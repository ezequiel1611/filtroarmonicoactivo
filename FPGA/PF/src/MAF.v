==> flow/design.v <==
module MAF
        #(
            parameter NB_SAMPLE = 8 ,
            parameter NB_COEFF 	= 16,
            parameter MAF1 		= 20, 	 
			parameter MAF2 		= 12,	 
			parameter NB_COUNTER= 6  	 
        )
        (
        input signed [NB_SAMPLE-1:0] i_xn,   	 
        input clk,  						  	 
        input rst,
        input i_enable, 						 
        output signed [NB_SAMPLE-1:0] o_signal   
        );
localparam NB_SAT  		= NB_COUNTER;   
localparam NB_ADD  		= NB_SAMPLE + NB_SAT;  
localparam NBF_SAMPLE	= 7;	
localparam NBF_COEFF 	= 15;
wire signed [NB_COEFF-1:0] N1;  
wire signed [NB_COEFF-1:0] N2;  
wire signed [NB_COEFF-1:0] CF;  
assign N1 = 16'd328;   
assign N2 = 16'd546;   
assign CF = 16'd18500;  
reg  signed [NB_SAMPLE-1:0] 			r_xn [MAF1-1:1]; 	 
reg signed  [NB_ADD   -1:0] 			acum;				 
reg signed  [NB_ADD   + NB_COEFF-1 :0] 	y1; 				 
reg  signed [NB_SAMPLE	-1:0] 			r_yn [MAF2-1:1]; 	 
reg signed  [NB_ADD   	-2:0] 			acum2;				 
reg signed  [NB_ADD	-1+ NB_COEFF-1 :0] 	y2; 			 	 
wire signed [NB_COEFF	-1:0] 			y2_aux;				 
wire signed [NB_COEFF + NB_COEFF-1 :0] 	y3;  			 	 
reg flag_enable;
reg [NB_COUNTER-1:0] op_count;  
integer ptr1;
integer ptr2;
always @(posedge clk or posedge rst) begin
	if(rst) begin
		flag_enable <= 1'b0;
		op_count	<= {NB_COUNTER{1'b0}};
		acum 		<= {NB_ADD{1'b0}};
		acum2		<= {NB_ADD - 1{1'b0}};
		y1			<= {NB_ADD + NB_COEFF{1'b0}};
		y2			<= {NB_ADD + NB_COEFF - 1{1'b0}};
		for(ptr1=1;ptr1<MAF1;ptr1=ptr1+1) begin:reiniciar
			r_xn[ptr1] <= {NB_SAMPLE{1'b0}};
			if(ptr1<MAF2)
				r_yn[ptr1] <= {NB_SAMPLE{1'b0}};
        end
	end
	else begin
		if(i_enable && flag_enable) begin
			flag_enable <= 1'b0;
			op_count 	<= {NB_COUNTER{1'b0}};  
			for(ptr2=1;ptr2<MAF1;ptr2=ptr2+1) begin:actualizar
				if(ptr2==1) begin
					r_xn[ptr2] <= i_xn;
					r_yn[ptr2] <= y1[NBF_SAMPLE+NBF_COEFF -: NB_SAMPLE];
				end
				else begin
					r_xn[ptr2] <= r_xn[ptr2-1];
					if(ptr2<MAF2)
						r_yn[ptr2] <= r_yn[ptr2-1];  
				end
			end
			y1 <= acum  * N1;  
		    y2 <= acum2 * N2;  
		end
		else if(!i_enable && !flag_enable)
			flag_enable <= 1'b1;
		if(op_count<MAF1) begin
			op_count <= op_count + {{NB_COUNTER-1{1'b0}},{1'b1}};  
			if(op_count) begin
				acum <= acum + r_xn[op_count];
				if(op_count<MAF2) begin
					acum2 <= acum2 + r_yn[op_count];
				end
			end
			else begin
				acum <= {{NB_SAT{i_xn[NB_SAMPLE-1]}},{i_xn}}; 				 
				acum2 <= y1[NBF_SAMPLE+NBF_COEFF + NB_SAT-1 -: NB_ADD-1];	 
			end
		end
	end
end
assign y2_aux = y2[NBF_SAMPLE+NBF_COEFF -: NB_COEFF];	 
assign y3 = y2_aux * CF;  
assign o_signal = y3[NB_COEFF + NB_COEFF-3-:NB_SAMPLE];  
endmodule
-- Tool chain data of MAF
What the tools print for MAF, step after step.
Line numbers count from 1 in the design file above.
A cell with n/a has no value.
- design top: MAF
- clock input: clk
- standard-cell library: sky130hd
- corner: tt_025C_1v80

-- Word level
Counts by Yosys on the flattened word-level netlist (proc, flatten, opt, wreduce). Print and check cells are left out. Cells with the same type and inputs are merged into one.
- add/sub/neg operators: 3
- $mul at 3
- order comparisons: 2
- equality and inequality tests: 31
- mux-type cells at 14
- reductions and logical operators at 10
- operator list (operator ; count):
    16-bit by 14-bit multiplier with 28-bit output with constant B ; 1
    13-bit by 10-bit multiplier with 22-bit output with constant B ; 1
    8-bit case mux with 20-bit select ; 1
    14-bit by 7-bit multiplier with 21-bit output with constant B ; 1
    8-bit case mux with 12-bit select ; 1
    5-bit by 4-bit == test with 1-bit output with constant B ; 8
    8-bit two-way mux ; 5
    13-bit two-way mux ; 2
    5-bit by 3-bit == test with 1-bit output with constant B ; 4
    5-bit == test with constant B ; 4
    4-bit by 3-bit == test with 1-bit output with constant B ; 4
    4-bit == test with constant B ; 4
    14-bit by 8-bit adder with 14-bit output ; 1
    14-bit two-way mux ; 1
    13-bit by 8-bit adder with 13-bit output ; 1
    6-bit two-way mux ; 2
    5-bit by 2-bit == test with 1-bit output with constant B ; 2
    4-bit by 2-bit == test with 1-bit output with constant B ; 2
    6-bit by 1-bit adder with 6-bit output with constant B ; 1
    6-bit by 4-bit < comparator with 1-bit output with constant B ; 1
    6-bit by 5-bit < comparator with 1-bit output with constant B ; 1
    6-bit nonzero test ; 1
    5-bit by 1-bit == test with 1-bit output with constant B ; 1
    5-bit logical NOT ; 1
    2-bit nonzero test ; 2
    4-bit by 1-bit == test with 1-bit output with constant B ; 1
    4-bit logical NOT ; 1
    1-bit logical AND ; 2
Other operator kinds: 4; their cells: 6.
- flip-flop bits (word level): 317
- noted input bits: 11
- output and inout port bits: 8
- cells after elaboration at 99

-- Logic depth
Depth = most cells in a row (Yosys ltp): at word level without a register or memory, in the mapped netlist without a sequential cell, where the memories' decode and read muxes count.
- noted word-level depth: 8
- ABC_AREA at 0
- noted mapped depth: 22
- mapped depth without buffers: 19

-- Netlist
Source: synth_stat.txt of the flow (Yosys; design flattened, memories mapped). It holds for the ABC_AREA given above (unset counts as 0); a run with the other value may have another netlist.
Totals and module areas in this step are rounded.
- mapped cells: 1689
- noted cell area after synthesis: 18990 um2
- noted flip-flop cells: 299
- buffer cells at 77
- cell types (cell ; count ; area in all (um2)):
    sky130_fd_sc_hd__dfrtp_1 ; 299 ; 7.48E+03
    sky130_fd_sc_hd__mux2_2 ; 254 ; 2.86E+03
    sky130_fd_sc_hd__ha_1 ; 204 ; 2.55E+03
    sky130_fd_sc_hd__fa_1 ; 58 ; 1.16E+03
    sky130_fd_sc_hd__inv_1 ; 201 ; 754.474
    sky130_fd_sc_hd__a22oi_1 ; 42 ; 315.302
    sky130_fd_sc_hd__a21oi_1 ; 59 ; 295.283
    sky130_fd_sc_hd__xnor2_1 ; 28 ; 245.235
    sky130_fd_sc_hd__nand2_1 ; 64 ; 240.23
    sky130_fd_sc_hd__clkbuf_1 ; 62 ; 232.723
    sky130_fd_sc_hd__o21ai_0 ; 46 ; 230.221
    sky130_fd_sc_hd__a22o_1 ; 25 ; 218.96
    sky130_fd_sc_hd__a221oi_1 ; 20 ; 175.168
    sky130_fd_sc_hd__nor2_1 ; 42 ; 157.651
    sky130_fd_sc_hd__a222oi_1 ; 15 ; 150.144
    sky130_fd_sc_hd__nor3_1 ; 23 ; 115.11
    sky130_fd_sc_hd__xor2_1 ; 13 ; 113.859
    sky130_fd_sc_hd__a21o_1 ; 15 ; 112.608
Other cell types: 54; their cells: 219.

-- Timing after synthesis
Source: OpenSTA report_checks on the synthesized netlist (no wires, ideal clock, input and output delay 20% of the period each), path of least setup slack; recovery checks are left aside. Register names are those of the netlist, which keeps one name where synthesis merged equal registers.
- kind: reg-to-output
- from: register y2[12]
- to: output o_signal[7]
- period: 5300 ps
- output delay: 1060 ps
- launch time at the first pin at 0 ps
- data arrival time: 4132 ps
- required time at 4240 ps
- path slack at 108 ps
- path delay at 4132 ps
- stages at 17
- noted period reached after synthesis: 5192 ps
"path delay" is the arrival time less input delay plus setup time.
A path that ends at an output port has no setup time.
"stages": output pins that drive a net of the path, with the launching flip-flop's if there is one; two outputs of one cell count as two.
"period reached after synthesis" = period - worst setup slack (recovery checks aside). The figure is calculated, with input and output delays left at 20% of the set period.
Between the ends stands the longest chain of elaborated cells between them, by number of cells; it is not shown to be the way that was timed. Of several equally long chains one is given.
Each line given opens the expression or statement behind the cell; cells for indexed reads and writes are added by Yosys, which also makes memories of some case tables.
- path through: sky130_fd_sc_hd__dfrtp_1 -> sky130_fd_sc_hd__ha_1 -> sky130_fd_sc_hd__ha_1 -> sky130_fd_sc_hd__fa_1 -> sky130_fd_sc_hd__ha_1 -> sky130_fd_sc_hd__inv_1 -> sky130_fd_sc_hd__fa_1 -> sky130_fd_sc_hd__inv_1 -> sky130_fd_sc_hd__ha_1 -> sky130_fd_sc_hd__a2111o_1 -> sky130_fd_sc_hd__nor4b_1 -> sky130_fd_sc_hd__o21ai_1 -> sky130_fd_sc_hd__o2111ai_1 -> sky130_fd_sc_hd__o311a_1 -> sky130_fd_sc_hd__o31ai_1 -> sky130_fd_sc_hd__a21oi_1 -> sky130_fd_sc_hd__xnor2_1
- length of the longest elaborated chain at 1
- RTL lines, path post-synthesis (item ; RTL line ; source):
    start: assignment ; 45 ; y2 <= {NB_ADD + NB_COEFF - 1{1'b0}};
    start: assignment ; 68 ; y2 <= acum2 * N2;
    16-bit by 14-bit multiplier with 28-bit output ; 88 ; assign y3 = y2_aux * CF;
    end: declaration ; 14 ; output signed [NB_SAMPLE-1:0] o_signal

-- Worst path after layout
From the final timing report of record 1: the path of least setup slack in the routed layout; clock arrival at registers is part of the times.
The report prints the path's times to 10 ps; the period is as set.
- kind: reg-to-output
- from: register y2[12]
- to: output o_signal[4]
- period: 8190 ps
- output delay: 1640 ps
- launch time at the first pin at 550 ps
- data arrival time: 5630 ps
- required time at 6550 ps
- path slack at 930 ps
- stages at 17
Between the ends stands the longest chain of elaborated cells between them, by number of cells; it is not shown to be the way that was timed. Of several equally long chains one is given.
- path through: sky130_fd_sc_hd__dfrtp_1 -> sky130_fd_sc_hd__ha_1 -> sky130_fd_sc_hd__ha_1 -> sky130_fd_sc_hd__fa_1 -> sky130_fd_sc_hd__ha_1 -> sky130_fd_sc_hd__inv_1 -> sky130_fd_sc_hd__fa_1 -> sky130_fd_sc_hd__inv_1 -> sky130_fd_sc_hd__ha_1 -> sky130_fd_sc_hd__a2111o_1 -> sky130_fd_sc_hd__nor4b_1 -> sky130_fd_sc_hd__o21ai_1 -> sky130_fd_sc_hd__o2111ai_1 -> sky130_fd_sc_hd__o311ai_0 -> sky130_fd_sc_hd__a21oi_1 -> sky130_fd_sc_hd__xnor2_1 -> sky130_fd_sc_hd__clkdlybuf4s50_1
- length of the longest elaborated chain at 1
- RTL lines, path after layout (item ; RTL line ; source):
    start: assignment ; 45 ; y2 <= {NB_ADD + NB_COEFF - 1{1'b0}};
    start: assignment ; 68 ; y2 <= acum2 * N2;
    16-bit by 14-bit multiplier with 28-bit output ; 88 ; assign y3 = y2_aux * CF;
    end: declaration ; 14 ; output signed [NB_SAMPLE-1:0] o_signal

Lab notebook: MAF

Module MAF, platform sky130hd: 2 stored runs of the flow (Yosys, OpenROAD) with differing settings, in no particular order. Input and output delays are each 20% of the period that was set; the output load is 0.01 pF.
By "critical setup path time" is meant the share of the clock period that the worst setup path is allowed (20% is reserved at inputs, 20% at outputs), minus its slack. Clock arrival times at its registers enter into it.
"critical setup path time" is given in steps of 10 ps.
The measured numbers are rounded.

Record 1
Settings were period_ns = 8.19; CORE_UTILIZATION = 45; CELL_PAD_IN_SITES_GLOBAL_PLACEMENT = 2; ABC_AREA = 0; GPL_ROUTABILITY_DRIVEN = 1; MIN_ROUTING_LAYER = met1; MAX_ROUTING_LAYER = met5; CAP_MARGIN = 20; CORE_MARGIN = 2; SLEW_MARGIN = 20
- standard-cell area after layout at 20920 um2
- smallest setup slack: 925 ps
- die area at 43850 um2
- noted the sum of negative setup slack: 0 ps
- noted the critical setup path time: 5630 ps
- worst setup path kind: reg-to-output
- mapped cell area after synthesis at 18990 um2

Record 2
Settings were period_ns = 4.84; CORE_UTILIZATION = 23; SETUP_SLACK_MARGIN = 0.66; PLACE_DENSITY = 0.54; CORE_ASPECT_RATIO = 0.52; CORE_MARGIN = 7; CELL_PAD_IN_SITES_DETAIL_PLACEMENT = 1; GPL_TIMING_DRIVEN = 0; CTS_CLUSTER_SIZE = 53; SLEW_MARGIN = 10; MAX_ROUTING_LAYER = met5; CAP_MARGIN = 20
- standard-cell area after layout at 23500 um2
- smallest setup slack: -1015 ps
- die area at 91220 um2
- noted the sum of negative setup slack: -6952 ps
- noted the critical setup path time: 4890 ps
- worst setup path kind: reg-to-output
- mapped cell area after synthesis at 18990 um2
